==> flow/design.v <==
`timescale 1ns / 1ps
module bcd_encoder(
input [9:0] binary_digits,
output [3:0] bcd,
output one_press
    );
    reg [3:0] bcd_reg;
    reg one_press_reg;
    assign bcd = bcd_reg;
    assign one_press = one_press_reg;
    always @ (binary_digits)
    begin
    case (binary_digits) 
    10'b0000000001: begin bcd_reg = 4'b0000; one_press_reg = 1; end
    10'b0000000010: begin bcd_reg = 4'b0001; one_press_reg = 1; end
    10'b0000000100: begin bcd_reg = 4'b0010; one_press_reg = 1; end
    10'b0000001000: begin bcd_reg = 4'b0011; one_press_reg = 1; end
    10'b0000010000: begin bcd_reg = 4'b0100; one_press_reg = 1; end
    10'b0000100000: begin bcd_reg = 4'b0101; one_press_reg = 1; end
    10'b0001000000: begin bcd_reg = 4'b0110; one_press_reg = 1; end
    10'b0010000000: begin bcd_reg = 4'b0111; one_press_reg = 1; end
    10'b0100000000: begin bcd_reg = 4'b1000; one_press_reg = 1; end
    10'b1000000000: begin bcd_reg = 4'b1001; one_press_reg = 1; end
    default: begin bcd_reg = 4'b1111; one_press_reg = 0; end
    endcase
    end
endmodule
`timescale 1ns / 1ps
module combo_lock(
input clk,
input enter, rst, clr, hard_rst,         
input [9:0] keypad,
output unlock, incorrect,
output [15:0] try_monitor,               
output press_monitor                     
    );
    parameter width = 4;
    parameter s_locked = 2'b00, s_unlocked = 2'b01, s_rst = 2'b10;
    reg [1:0] state, next_state;         
    reg [15:0] pw, try;                  
    reg ld_pw, clr_pw, ld_try, clr_try;  
    reg unlock_reg, incorrect_reg;
    assign unlock = unlock_reg, incorrect = incorrect_reg;
    assign try_monitor = try;
    wire match = (pw == try);
    wire one_press;                      
    reg irq;
    assign press_monitor = one_press;
    wire [3:0] digit;
    bcd_encoder bcd_enc_1(keypad, digit, one_press);
    always @ (posedge clk, posedge hard_rst)
        if (hard_rst) begin state <= s_locked; try <= 0; pw <= 0; end
        else state <= next_state;
    always @ (state, enter, clr, rst, one_press, match, irq)
    begin
        ld_pw = 0; clr_pw = 0; ld_try = 0; clr_try = 0; incorrect_reg = 0; unlock_reg = 0;
        case(state)
        s_locked:
        begin
            if (irq) ld_try = 1;
            if (clr) begin clr_try = 1; next_state = s_locked; end
            else if (!enter) next_state = s_locked;
            else if (!match) begin clr_try = 1; incorrect_reg = 1; next_state = s_locked; end
            else begin next_state = s_unlocked; end 
        end
        s_unlocked:
        begin
            unlock_reg = 1; 
            if (enter) begin clr_try = 1; next_state = s_locked; end
            else if (!rst) next_state = s_unlocked;
            else begin clr_pw = 1; next_state = s_rst; end 
        end
        s_rst:
        begin
            unlock_reg = 1;
            if (irq) ld_pw = 1;
            if (clr) begin clr_pw = 1; next_state = s_rst; end
            else if (!enter) next_state = s_rst;
            else begin clr_try = 1; next_state = s_locked; end
        end
        default: next_state = s_locked;
        endcase
    end
    always @ (posedge one_press) begin irq = 1; end
    always @ (posedge clk)
    begin
        if (ld_pw) 
        begin 
        pw <= pw << 4; 
        pw[3:0] <= digit;
        irq <= 0; 
        end 
        else if (clr_pw) pw <= 0;
        if (ld_try) 
        begin 
        try <= try << 4; 
        try[3:0] <= digit;
        irq <= 0; 
        end
        else if (clr_try) try <= 0;
    end                    
endmodule
## Reports on combo_lock

The steps from the RTL of combo_lock to its reports follow in flow order.
Line numbers count from 1 in the design file above.
Operators carry their Yosys type and port widths (W data, S select, Z words).
Library cell names are shortened.
Not given: -

| design | value |
|---|---|
| design top | combo_lock |
| clock port | clk |
| standard-cell library | sky130hd |
| corner | tt_025C_1v80 |

## After elaboration

Yosys after proc, flatten, opt, wreduce and memory -nomap, before mapping. Enables and synchronous resets that opt folds into registers are not counted as muxes. Memory bits, and registers merged into a memory's read port (data or address), are not among the register bits. Print and check cells are not counted. Equal cells are merged and count once.

| word-level totals | value |
|---|---|
| register bits after elaboration | 2 |
| output and inout port bits | 19 |
| elaborated cells | 25 |

| operators by class | value |
|---|---|
| eq/ne operators | 12 |
| muxes and demuxes | 9 |
| reductions and logical operators | 3 |

Operators with widths:

| cell | count |
|---|---|
| $eq A10 B1 Y1 const B | 1 |
| $eq A10 B10 Y1 const B | 1 |
| $eq A10 B2 Y1 const B | 1 |
| $eq A10 B3 Y1 const B | 1 |
| $eq A10 B4 Y1 const B | 1 |
| $eq A10 B5 Y1 const B | 1 |
| $eq A10 B6 Y1 const B | 1 |
| $eq A10 B7 Y1 const B | 1 |
| $eq A10 B8 Y1 const B | 1 |
| $eq A10 B9 Y1 const B | 1 |
| $reduce_or A10 Y1 | 1 |
| $mux W2 | 4 |
| $pmux W2 S3 | 1 |
| $mux W1 | 4 |
| $eq A2 B1 Y1 const B | 1 |
| $eq A2 B2 Y1 const B | 1 |
| $logic_not A2 Y1 | 1 |
| $reduce_or A2 Y1 | 1 |

## Logic depth

Yosys ltp: most cells in a row. Word level: on the elaborated netlist, between registers, memories and ports. Mapped: between sequential cells and ports; inverters and the memories' decode and read muxes count.

| logic depth | value |
|---|---|
| depth in word-level cells | 3 |
| ABC_AREA | 0 |
| gate-level depth with buffers | 4 |

## After synthesis

Source: synth_stat.txt of the flow (Yosys; design flattened, memories mapped). It holds for the ABC_AREA given above (unset counts as 0); a run with the other value may have another netlist.

Cell types:

| cell | count | total area (sq um) |
|---|---|---|
| buf_4 | 17 | 127.622 |
| dfrtp_1 | 2 | 50.048 |
| dfstp_2 | 1 | 26.275 |
| nor4b_1 | 3 | 26.275 |
| xor2_1 | 2 | 17.517 |
| a21oi_1 | 3 | 15.014 |
| inv_1 | 4 | 15.014 |
| nor4_2 | 1 | 12.512 |
| nor2_1 | 3 | 11.261 |
| mux2i_1 | 1 | 10.01 |
| o21ai_0 | 2 | 10.01 |
| o21ai_1 | 2 | 10.01 |
| a22o_1 | 1 | 8.758 |
| a31o_1 | 1 | 8.758 |
| a211oi_1 | 1 | 7.507 |
| o31ai_1 | 1 | 7.507 |
| nand2b_1 | 1 | 6.256 |
| nand4_1 | 1 | 6.256 |

Other cell types: 5; their cells: 5.

| mapped netlist | value |
|---|---|
| standard cells after synthesis | 52 |
| chip area (Yosys) | 401.6 sq um |
| area of sequential cells | 76.3 sq um |
| flip-flops | 3 |

The figures by module come from a second, unflattened synthesis with its own total; it is not the netlist above.

| second synthesis, totals | value |
|---|---|
| cells (unflattened synthesis) | 69 |
| area (unflattened synthesis) | 526.8 sq um |

Each row is one instance without its submodules.

Modules:

| module | instances | cells | area (sq um) |
|---|---|---|---|
| combo_lock | 1 | 33 | 267.8 |
| bcd_encoder | 1 | 36 | 259.0 |

## Worst setup path after synthesis

Source: OpenSTA report_checks on the synthesized netlist (no wires, ideal clock, input and output delay 20% of the period each), path of least setup slack; recovery checks are left aside. Register names are those of the netlist, which keeps one name where synthesis merged equal registers.

| path post-synthesis | value |
|---|---|
| kind | input port to output port |
| start point | input keypad[7] |
| end point | output press_monitor |
| period | 1.94 ns |
| external input delay | 0.388 ns |
| output delay | 0.388 ns |
| time at the first pin | 0.388 ns |
| data arrival time | 1.090 ns |
| data required time | 1.552 ns |
| setup slack | 0.462 ns |
| delay of the path | 0.702 ns |
| driving pins on the path | 4 |
| buffers on the path | 0 |
| synthesis period reached | 1.478 ns |

"delay of the path" = arrival - input delay + setup time.
A path that ends at an output port has no setup time.
"driving pins on the path": output pins that drive a net of the path, with the launching flip-flop's if there is one; two outputs of one cell count as two.
"synthesis period reached" = period - worst setup slack (recovery checks aside). The figure is calculated, with input and output delays left at 20% of the set period.
The rows between start and end are the longest chain of elaborated cells between them; the timing report does not say that the signal goes this way. Where chains are equally long, one stands for them.
Each line given opens the expression or statement behind the cell; cells for indexed reads and writes are added by Yosys, which also makes memories of some case tables.

| between the ends, post-synthesis | value |
|---|---|
| path through | nor4_2 -> mux2i_1 -> o31ai_1 -> a31o_1 |
| length of the longest elaborated chain | 3 |
| elaborated cells on any way between the ends | 12 |
| source lines of those cells | 1 |
| classes of those cells | eq/ne: 10; mux: 1; reduce/logical: 1 |

RTL lines, path post-synthesis:

| item | RTL line | text |
|---|---|---|
| from (decl) | 32 | `input [9:0] keypad,` |
| $eq A10 B1 Y1 | 13 | `case (binary_digits)` |
| $reduce_or A10 Y1 | - |  |
| $mux W1 | 13 |  |
| to (decl) | 35 | `output press_monitor` |

## Path in the finished layout

From the final timing report of flow run A: the path of least setup slack in the routed layout; clock arrival at registers is part of the times.

| path after layout | value |
|---|---|
| kind | input port to output port |
| start point | input keypad[4] |
| end point | output press_monitor |
| period | 1.22 ns |
| external input delay | 0.24 ns |
| output delay | 0.24 ns |
| time at the first pin | 0.24 ns |
| data arrival time | 1.16 ns |
| data required time | 0.98 ns |
| setup slack | -0.18 ns |
| driving pins on the path | 6 |
| buffers on the path | 2 |

The rows between start and end are the longest chain of elaborated cells between them; the timing report does not say that the signal goes this way. Where chains are equally long, one stands for them.

| between the ends, after layout | value |
|---|---|
| path through | dlygate4sd2_1 -> inv_2 -> mux2i_1 -> o31ai_1 -> a31o_1 -> buf_2 |
| length of the longest elaborated chain | 3 |
| elaborated cells on any way between the ends | 12 |
| source lines of those cells | 1 |
| classes of those cells | eq/ne: 10; mux: 1; reduce/logical: 1 |

RTL lines, path after layout:

| item | RTL line | text |
|---|---|---|
| from (decl) | 32 | `input [9:0] keypad,` |
| $eq A10 B1 Y1 | 13 | `case (binary_digits)` |
| $reduce_or A10 Y1 | - |  |
| $mux W1 | 13 |  |
| to (decl) | 35 | `output press_monitor` |

==> results <==
Measured results for combo_lock: 2 stored runs of the Yosys and OpenROAD flow on sky130hd. The settings differ; the order carries no meaning. The constraints put input and output delay at 20% of the set period each and load the outputs with 0.01 pF.
"achieved period" means the clock period less the worst setup slack. The figure is calculated, with input and output delays left at 20% of the set period.
"time on the worst setup path" means the part of the period allowed to the worst setup path (the constraints hold back 20% at inputs and 20% at outputs) less its slack; where the path has registers, the arrival times of their clocks count too.
"power" rests on the timing tool's default activity at the inputs, not on a simulated workload.
A setting shown as n/a is not set for that run.

| name | flow run A | flow run B |
|---|---|---|
| period_ns | 1.22 | 0.941 |
| CORE_UTILIZATION | 19 | 40 |
| SETUP_SLACK_MARGIN | 0.25 | n/a |
| PLACE_DENSITY | 0.74 | n/a |
| CELL_PAD_IN_SITES_GLOBAL_PLACEMENT | 1 | n/a |
| ABC_AREA | 0 | n/a |
| GPL_TIMING_DRIVEN | 0 | n/a |
| GPL_ROUTABILITY_DRIVEN | 0 | n/a |
| CTS_CLUSTER_SIZE | 67 | n/a |
| CTS_CLUSTER_DIAMETER | 32 | n/a |
| SLEW_MARGIN | 35 | 20 |
| CAP_MARGIN | 20 | 20 |
| CORE_MARGIN | 2 | 2 |
| power (µW) | 570.6 | 643.1 |
| time on the worst setup path (ns) | 0.91 | 0.95 |
| type of the worst setup path | input port to output port | input port to output port |
| setup slack of the worst path (ns) | -0.180 | -0.386 |
| total die area (sq um) | 2497.5 | 1273.4 |
| utilization after layout | 0.378 | 0.703 |
| chip area after synthesis (Yosys) (sq um) | 401.6 | 401.6 |
| total negative slack (ns) | -0.180 | -0.520 |
| std-cell area (final layout) (sq um) | 748.2 | 658.1 |
| achieved period (ns) | 1.400 | 1.327 |
